==> flow/design.v <==
module core(
            input wire        clk,
            input wire        rst,
            input wire        mem_ready,
            input wire [31:0] mem_read_data,
            output reg [31:0] mem_addr = 32'h0,
            output reg        mem_read_valid,
            output reg        mem_write_valid,
            output reg [31:0] mem_write_data = 32'h0,
            output reg [1:0]  mem_width = 2'd0,
            output reg        instruction_retired = 1'b0
);
   localparam MEM_B = 2'd0;
   localparam MEM_H = 2'd1;
   localparam MEM_W = 2'd2;
   reg [31:0] regfile [0:31];
   reg [31:0] pc = 32'h0;
   localparam STATE_FETCH = 0;
   localparam STATE_MEM = 1;
   localparam STATE_EXECUTE = 2;
   localparam STATE_WRITEBACK = 3;
   reg [1:0]  state = STATE_FETCH;
   reg [31:0] instr = 32'b0;
   wire [6:0]  opcode = instr[6:0];  
   wire [4:0]  rd = instr[11:7];  
   wire [2:0]  funct3 = instr[14:12];  
   wire [4:0]  rs1 = instr[19:15];  
   wire [4:0]  rs2 = instr[24:20];  
   wire [6:0]  funct7 = instr[31:25];  
   wire        is_r_type = opcode == 7'b0110011;
   wire        is_i_type = opcode == 7'b0010011 || opcode == 7'b0000011 || opcode == 7'b1100111 || opcode == 7'b1110011;
   wire        is_s_type = opcode == 7'b0100011;
   wire        is_b_type = opcode == 7'b1100011;
   wire        is_u_type = opcode == 7'b0110111 || opcode == 7'b0010111;
   wire        is_j_type = opcode == 7'b1101111;
   wire        is_load   = opcode == 7'b0000011;
   wire        rd_valid = is_r_type || is_i_type || is_u_type || is_j_type;
   wire        is_mem = is_load || is_s_type;
   wire [31:0] imm = (is_i_type? {{20{instr[31]}}, instr[31:20]}:
                      is_s_type? {{20{instr[31]}}, instr[31:25], instr[11:7]}:
                      is_b_type? {{20{instr[31]}}, instr[7], instr[30:25], instr[11:8], 1'b0}:
                      is_u_type? {instr[31:12], 12'b0}:
                      is_j_type? {{12{instr[31]}}, instr[19:12], instr[20], instr[30:21]}:
                      32'b0);
   wire signed [31:0] signed_rs1 = regfile[rs1];
   wire signed [31:0] signed_rs2 = regfile[rs2];
   wire signed [31:0] signed_imm = imm;
   wire        is_add   = is_r_type && funct3 == 3'h0 && funct7 == 7'h00;
   wire        is_sub   = is_r_type && funct3 == 3'h0 && funct7 == 7'h20;
   wire        is_xor   = is_r_type && funct3 == 3'h4 && funct7 == 7'h00;
   wire        is_or    = is_r_type && funct3 == 3'h6 && funct7 == 7'h00;
   wire        is_and   = is_r_type && funct3 == 3'h7 && funct7 == 7'h00;
   wire        is_sll   = is_r_type && funct3 == 3'h1 && funct7 == 7'h00;
   wire        is_srl   = is_r_type && funct3 == 3'h5 && funct7 == 7'h00;
   wire        is_sra   = is_r_type && funct3 == 3'h5 && funct7 == 7'h20;
   wire        is_slt   = is_r_type && funct3 == 3'h2 && funct7 == 7'h00;
   wire        is_sltu  = is_r_type && funct3 == 3'h3 && funct7 == 7'h00;
   wire        is_addi  = opcode == 7'b0010011 && funct3 == 3'h0;
   wire        is_xori  = opcode == 7'b0010011 && funct3 == 3'h4;
   wire        is_ori   = opcode == 7'b0010011 && funct3 == 3'h6;
   wire        is_andi  = opcode == 7'b0010011 && funct3 == 3'h7;
   wire        is_slli  = opcode == 7'b0010011 && funct3 == 3'h1 && imm[11:5] == 7'h00;  
   wire        is_srli  = opcode == 7'b0010011 && funct3 == 3'h5 && imm[11:5] == 7'h00;
   wire        is_srai  = opcode == 7'b0010011 && funct3 == 3'h5 && imm[11:5] == 7'h20;
   wire        is_slti  = opcode == 7'b0010011 && funct3 == 3'h2;
   wire        is_sltiu = opcode == 7'b0010011 && funct3 == 3'h3;
   wire        is_lb    = is_load && funct3 == 3'h0;
   wire        is_lh    = is_load && funct3 == 3'h1;
   wire        is_lw    = is_load && funct3 == 3'h2;
   wire        is_lbu   = is_load && funct3 == 3'h4;
   wire        is_lhu   = is_load && funct3 == 3'h5;
   wire        is_sb    = is_s_type && funct3 == 3'h0;
   wire        is_sh    = is_s_type && funct3 == 3'h1;
   wire        is_sw    = is_s_type && funct3 == 3'h2;
   wire        is_beq   = is_b_type && funct3 == 3'h0;
   wire        is_bne   = is_b_type && funct3 == 3'h1;
   wire        is_blt   = is_b_type && funct3 == 3'h4;
   wire        is_bge   = is_b_type && funct3 == 3'h5;
   wire        is_bltu  = is_b_type && funct3 == 3'h6;
   wire        is_bgeu  = is_b_type && funct3 == 3'h7;
   wire        is_jal   = is_j_type;
   wire        is_jalr  = opcode == 7'b1100111 && funct3 == 3'h0;
   wire        is_lui   = opcode == 7'b0110111;
   wire        is_auipc = opcode == 7'b0010111;
   integer     i;
   reg [31:0]  result = 32'h0;
   reg         branch_taken = 1'b0;
   wire [31:0] new_pc = (branch_taken? pc + imm:
                        is_jal?       pc + imm:
                        is_jalr?      regfile[rs1] + imm:
                                      pc + 32'd4);
   always @(posedge clk) begin
      mem_read_valid <= 1'b0;
      mem_write_valid <= 1'b0;
      branch_taken <= 1'b0;
      instruction_retired <= 1'b0;
      if (rst) begin
         pc <= 32'h0;
         mem_addr <= 32'h0;
         mem_width <= MEM_W;
         state <= STATE_FETCH;
         for (i = 0; i < 32; i = i+1) begin
            regfile[i] <= 32'h0;
         end
         mem_read_valid <= 1'b1;
      end
      else begin
         case (state)
           STATE_FETCH: begin
              if (mem_ready) begin
                 instr <= mem_read_data;
                 state <= STATE_EXECUTE;
              end
           end
           STATE_EXECUTE: begin
              result <= (is_add? regfile[rs1] + regfile[rs2]:
                         is_sub? regfile[rs1] - regfile[rs2]:
                         is_xor? regfile[rs1] ^ regfile[rs2]:
                         is_or?  regfile[rs1] | regfile[rs2]:
                         is_and? regfile[rs1] & regfile[rs2]:
                         is_sll? regfile[rs1] << regfile[rs2]:
                         is_srl? regfile[rs1] >> regfile[rs2]:
                         is_sra? regfile[rs1] >>> regfile[rs2]:
                         is_slt? signed_rs1 < signed_rs2:
                         is_sltu? regfile[rs1] < regfile[rs2]:
                         is_addi? regfile[rs1] + imm:
                         is_xori? regfile[rs1] ^ imm:
                         is_ori?  regfile[rs1] | imm:
                         is_andi? regfile[rs1] & imm:
                         is_slli? regfile[rs1] << imm:
                         is_srli? regfile[rs1] >> imm:
                         is_srai? regfile[rs1] >>> imm:
                         is_slti? signed_rs1 < signed_imm:
                         is_sltiu? regfile[rs1] < imm:
                         is_jal? pc + 4:
                         is_jalr? pc + 4:
                         32'd0);
              branch_taken <= (is_beq?  regfile[rs1] == regfile[rs2]:
                               is_bne?  regfile[rs1] != regfile[rs2]:
                               is_blt?  signed_rs1 <  signed_rs2:
                               is_bge?  signed_rs1 >= signed_rs2:
                               is_bltu? regfile[rs1] <  regfile[rs2]:
                               is_bgeu? regfile[rs1] >= regfile[rs2]:
                               1'b0);
              if (is_load) begin
                 mem_addr <= regfile[rs1] + imm;
                 mem_read_valid <= 1'b1;
                 mem_width <= ((is_lb || is_lbu)? MEM_B:
                               (is_lh || is_lhu)? MEM_H:
                               MEM_W);
              end
              if (is_s_type) begin
                 mem_addr <= regfile[rs1] + imm;
                 mem_write_valid <= 1'b1;
                 mem_width <= (is_sb? MEM_B:
                               is_sh? MEM_H:
                               MEM_W);
                 mem_write_data <= regfile[rs2];
              end
              state <= STATE_WRITEBACK;
           end
           STATE_WRITEBACK: begin
              if (~is_mem || mem_ready) begin
                 if (rd_valid && rd != 0) begin
                    regfile[rd] <= (is_load? mem_read_data : result);
                 end
                 pc <= new_pc;
                 mem_read_valid <= 1'b1;
                 mem_addr <= new_pc;
                 state = STATE_FETCH;
                 instruction_retired <= 1'b1;
              end  
           end  
         endcase  
      end
   end
endmodule  
======== From RTL to reports: core ========
The steps from the RTL of core to its reports follow in flow order.
Line numbers count from 1 in the design file above.
Operators carry their Yosys type and port widths (W data, S select, Z words).
Library cell names are shortened.
The mark n/a stands for no value.
design
  design top .............................. core
  clock port .............................. clk
  library ................................. sky130hd
  library corner .......................... tt_025C_1v80

======== Elaborated design ========
Counts by Yosys on the flattened word-level netlist (proc, flatten, opt, wreduce; memories kept). Register bits leave out memories and registers merged into their read ports (data or address). Print and check cells are left out.
Memory sizes are those after Yosys's memory passes, which may raise the word count (mostly to a power of two), join words into wider ones and drop unused or constant bits.
word-level totals
  flip-flop bits (word level) ............. 168
  latch bits .............................. 0
  bits in writable memories ............... 1024
  ROM bits ................................ 0
  memory cells ............................ 1
  input port bits ......................... 35
  output and inout port bits .............. 69
operators by class
  $add $sub $neg .......................... 5
  $mul .................................... 0
  div/mod/pow operators ................... 0
  $lt $le $gt $ge ......................... 8
  equality and inequality tests ........... 26
  shift operators ......................... 6
  muxes and demuxes ....................... 66
  bitwise logic cells ..................... 10
  reduce/logical cells .................... 71
memory list
  name     depth  width  line  source
  regfile  32     32     16    reg [31:0] regfile [0:31];
operators with widths
  kind                     count
  $mux W32                 36
  $lt A32 B32 Y1           6
  $add A32 B32 Y32         3
  $ge A32 B32 Y1           2
  $and A32 B32 Y32         2
  $or A32 B32 Y32          2
  $xor A32 B32 Y32         2
  $shl A32 B32 Y32         2
  $shr A32 B32 Y32         2
  $sshr A32 B32 Y32        2
  $pmux W32 S2             1
  $logic_and A1 B1 Y1      43
  $eq A7 B6 Y1 const B     5
  $add A32 B3 Y32 const B  1
  $sub A32 B32 Y32         1
  $eq A32 B32 Y1           1
  $ne A32 B32 Y1           1
  $mux W31                 1
  $eq A7 B7 Y1 const B     4
  $mux W5                  4
  $mux W2                  8
  $eq A7 B5 Y1 const B     2
  $logic_not A7 Y1         2
  $mux W1                  14
  $eq A3 B3 Y1 const B     4
  $reduce_and A3 Y1        4
  $logic_or A1 B1 Y1       11
  $eq A7 B2 Y1 const B     1
Not listed: further kinds 15, cells in them 25.

======== Logic depth ========
Yosys ltp: most cells in a row. Word level: on the elaborated netlist, between registers, memories and ports. Mapped: between sequential cells and ports; inverters and the memories' decode and read muxes count.
depth
  word-level depth ........................ 26
  ABC_AREA ................................ 0
  mapped depth ............................ 30

======== Netlist ========
Source: synth_stat.txt of the flow (Yosys; design flattened, memories mapped). It holds for the ABC_AREA given above (unset counts as 0); a run with the other value may have another netlist.
synthesis totals
  cells in the netlist .................... 7702
  cell area after synthesis ............... 0.079291 mm²
  area of sequential cells ................ 0.0350736 mm²
  mapped flip-flops ....................... 1192
  buffers ................................. 636
cells by type
  cell      count
  edfxtp_1  1120
  mux4_2    275
  mux2i_1   607
  nor2_1    1439
  ha_1      240
  a21oi_1   410
  nand2_1   477
  clkbuf_1  420
  dfxtp_1   72
  a22oi_1   180
  o21ai_0   267
  mux2_2    80
  nand3_1   179
  nor3_1    163
  o22ai_1   105
  a211oi_1  86
  inv_1     161
  xnor2_1   65
Not listed: further types 95, cells in them 1356.

======== Path before layout ========
Path of least setup slack by OpenSTA after synthesis, without wires, with an ideal clock, recovery checks aside; 20% of the period is set as input and as output delay. Where synthesis merged equal registers, the netlist keeps one of their names.
timing path after synthesis
  path type ............................... register to register
  start point ............................. reg instr[22]
  end point ............................... reg result[29]
  clock period ............................ 7140 ps
  library setup time ...................... 266 ps
  launch time at the first pin ............ 0 ps
  arrival time ............................ 6298 ps
  path slack .............................. 577 ps
  delay of the path ....................... 6564 ps
  stages .................................. 28
  path buffers ............................ 10
  period reached after synthesis .......... 6563 ps
"delay of the path" is the arrival time less input delay plus setup time.
"stages": output pins that drive a net of the path, with the launching flip-flop's if there is one; two outputs of one cell count as two.
"period reached after synthesis" = period - worst setup slack (recovery checks aside). The figure is calculated, with input and output delays left at 20% of the set period.
Between the ends stands the longest chain of elaborated cells between them, by number of cells; it is not shown to be the way that was timed. Of several equally long chains one is given.
A line is the first line of the expression or statement that the cell stems from. Yosys adds cells for indexed reads and writes and turns some case tables into memories.
between the ends, after synthesis
  path through ............................ edfxtp_1 buf_2 buf_4 buf_4 buf_4 buf_2 buf_4 buf_1 clkbuf_1 buf_1 o21ai_0 mux4_2 mux2i_1 ha_1 clkbuf_1 inv_1 a21o_1 a21oi_1 nor2_1 nor3_1 o311ai_0 a2111oi_0 nor2_1 o41a_1 a21oi_1 o31ai_1 nand3_1 or3b_1
  cells in the longest elaborated chain ... 23
  elaborated cells on any way between the ends .. 35
  those cells by class .................... 3 x add/sub; 6 x shift; 22 x mux; 3 x logic; 1 x memory
RTL lines, path after synthesis
  what               line  source
  from (decl)        23    reg [31:0] instr = 32'b0;
  from (assign)      111   instr <= mem_read_data;
  $mux W31           43    is_j_type? {{12{instr[31]}}, instr[19:12], instr[20], instr[30:21]}:
  $mux W32           42    is_u_type? {instr[31:12], 12'b0}:
  $mux W32           41    is_b_type? {{20{instr[31]}}, instr[7], instr[30:25], instr[11:8], 1'b0}:
  $mux W32           40    is_s_type? {{20{instr[31]}}, instr[31:25], instr[11:7]}:
  $mux W32           39    wire [31:0] imm = (is_i_type? {{20{instr[31]}}, instr[31:20]}:
  $sshr A32 B32 Y32  132   is_srai? regfile[rs1] >>> imm:
  $mux W32           132
  [9 not listed]     n/a
  $mux W32           122   is_srl? regfile[rs1] >> regfile[rs2]:
  $mux W32           121   is_sll? regfile[rs1] << regfile[rs2]:
  $mux W32           120   is_and? regfile[rs1] & regfile[rs2]:
  $mux W32           119   is_or?  regfile[rs1] | regfile[rs2]:
  $mux W32           118   is_xor? regfile[rs1] ^ regfile[rs2]:
  $mux W32           117   is_sub? regfile[rs1] - regfile[rs2]:
  $mux W32           116   result <= (is_add? regfile[rs1] + regfile[rs2]:
  to (assign)        116
  to (decl)          86    reg [31:0]  result = 32'h0;

======== Timing after layout ========
Path of least setup slack in the final report of flow run A (OpenROAD, finished layout, wires in). Where an end is a register, its clock arrival counts in the times.
The path's times are printed in steps of 10 ps; the period is the one set.
timing path post-layout
  path type ............................... register to register
  start point ............................. reg instr[15]
  end point ............................... reg result[29]
  clock period ............................ 9860 ps
  library setup time ...................... 250 ps
  launch time at the first pin ............ 820 ps
  arrival time ............................ 8970 ps
  path slack .............................. 1480 ps
  stages .................................. 24
  path buffers ............................ 3
Between the ends stands the longest chain of elaborated cells between them, by number of cells; it is not shown to be the way that was timed. Of several equally long chains one is given.
between the ends, post-layout
  path through ............................ edfxtp_1 buf_4 mux2i_1 o22ai_1 nor4_1 nand2_1 nor2_1 inv_1 ha_1 o21bai_1 a21oi_1 nor2_1 nor4bb_1 buf_4 o2111ai_1 a211o_1 a21o_1 nand4b_1 nor4bb_2 buf_4 o22ai_1 a21oi_1 a21oi_1 or3b_1
  cells in the longest elaborated chain ... 23
  elaborated cells on any way between the ends .. 38
  those cells by class .................... 3 x add/sub; 6 x shift; 22 x mux; 6 x logic; 1 x memory
RTL lines, path post-layout
  what               line  source
  from (decl)        23    reg [31:0] instr = 32'b0;
  from (assign)      111   instr <= mem_read_data;
  $mux W31           43    is_j_type? {{12{instr[31]}}, instr[19:12], instr[20], instr[30:21]}:
  $mux W32           42    is_u_type? {instr[31:12], 12'b0}:
  $mux W32           41    is_b_type? {{20{instr[31]}}, instr[7], instr[30:25], instr[11:8], 1'b0}:
  $mux W32           40    is_s_type? {{20{instr[31]}}, instr[31:25], instr[11:7]}:
  $mux W32           39    wire [31:0] imm = (is_i_type? {{20{instr[31]}}, instr[31:20]}:
  $sshr A32 B32 Y32  132   is_srai? regfile[rs1] >>> imm:
  $mux W32           132
  [9 not listed]     n/a
  $mux W32           122   is_srl? regfile[rs1] >> regfile[rs2]:
  $mux W32           121   is_sll? regfile[rs1] << regfile[rs2]:
  $mux W32           120   is_and? regfile[rs1] & regfile[rs2]:
  $mux W32           119   is_or?  regfile[rs1] | regfile[rs2]:
  $mux W32           118   is_xor? regfile[rs1] ^ regfile[rs2]:
  $mux W32           117   is_sub? regfile[rs1] - regfile[rs2]:
  $mux W32           116   result <= (is_add? regfile[rs1] + regfile[rs2]:
  to (assign)        116
  to (decl)          86    reg [31:0]  result = 32'h0;

# Flow runs of core

Flow measurements of core on sky130hd: 2 stored runs with different settings, listed in no order. Input and output delays are each 20% of the period that was set; the output load is 0.01 pF.
"period achieved": clock period set for the run, less the worst setup slack. It is reckoned from that one timing run; input and output delays stay at 20% of the period that was set.
"time on the worst setup path": the worst setup path's part of the clock period (all of it between registers, 20% less for each end at a port) less its slack. A launch clock that arrives late makes it longer, a capture clock that arrives late makes it shorter.
"total power of the final layout" rests on the timing tool's default activity at the inputs, not on a simulated workload.
"time on the worst setup path" is known to 10 ps.

======== flow run A ========
==> flow/run.sh <==
#!/bin/bash
# the make line also repeats the synthesis and layout settings of config.mk as NAME=value (left out here)
make -C /OpenROAD-flow-scripts/flow DESIGN_CONFIG=/design/flow/config.mk WORK_HOME=/design/flow/orfs CLKGATE_MAP_FILE= finish
==> flow/config.mk <==
export PLATFORM = sky130hd
export DESIGN_NAME = core
export DESIGN_NICKNAME = core
export VERILOG_FILES = /design/flow/design.v
export SDC_FILE = /design/flow/constraint.sdc
export NUM_CORES = 4
export LEC_CHECK = 0
export ABC_AREA = 0
export CAP_MARGIN = 35
export CORE_MARGIN = 2
export CORE_UTILIZATION = 35
export PLACE_DENSITY = 0.55
export SLEW_MARGIN = 20
==> flow/constraint.sdc <==
create_clock -name core_clock -period 9.86 [get_ports {clk}]
set_input_delay 1.9720 -clock core_clock [delete_from_list [all_inputs] [get_ports {clk}]]
set_output_delay 1.9720 -clock core_clock [all_outputs]
set_load 0.01 [all_outputs]

-------- measured, flow run A --------
  total negative setup slack .............. 0 ps
  total power of the final layout ......... 14055 uW
  final utilization ....................... 40.3%
  period achieved ......................... 8379 ps
  netlist area reported by Yosys .......... 0.079291 mm²
  time on the worst setup path ............ 8380 ps
  critical path kind ...................... register to register
  area of the standard cells in the finished layout .. 0.0906419 mm²
  smallest hold slack ..................... 437 ps
  setup slack of the worst path ........... 1481 ps
  area inside the die boundary ............ 0.230371 mm²

======== flow run B ========
==> flow/run.sh <==
#!/bin/bash
# the make line also repeats the synthesis and layout settings of config.mk as NAME=value (left out here)
make -C /OpenROAD-flow-scripts/flow DESIGN_CONFIG=/design/flow/config.mk WORK_HOME=/design/flow/orfs CLKGATE_MAP_FILE= finish
==> flow/config.mk <==
export PLATFORM = sky130hd
export DESIGN_NAME = core
export DESIGN_NICKNAME = core
export VERILOG_FILES = /design/flow/design.v
export SDC_FILE = /design/flow/constraint.sdc
export NUM_CORES = 4
export LEC_CHECK = 0
export CAP_MARGIN = 20
export CELL_PAD_IN_SITES_DETAIL_PLACEMENT = 0
export CELL_PAD_IN_SITES_GLOBAL_PLACEMENT = 1
export CORE_MARGIN = 2
export CORE_UTILIZATION = 35
export GPL_ROUTABILITY_DRIVEN = 1
export MAX_ROUTING_LAYER = met5
export PLACE_DENSITY = 0.64
export SLEW_MARGIN = 20
==> flow/constraint.sdc <==
create_clock -name core_clock -period 10.0 [get_ports {clk}]
set_input_delay 2.0000 -clock core_clock [delete_from_list [all_inputs] [get_ports {clk}]]
set_output_delay 2.0000 -clock core_clock [all_outputs]
set_load 0.01 [all_outputs]

-------- measured, flow run B --------
  area inside the die boundary ............ 0.230371 mm²
  setup slack of the worst path ........... 345 ps
  total negative setup slack .............. 0 ps
  period achieved ......................... 9655 ps
  total power of the final layout ......... 13963 uW
  time on the worst setup path ............ 9660 ps
  critical path kind ...................... register to register
  netlist area reported by Yosys .......... 0.079291 mm²
  area of the standard cells in the finished layout .. 0.0903341 mm²
  smallest hold slack ..................... 442 ps
  final utilization ....................... 40.1%
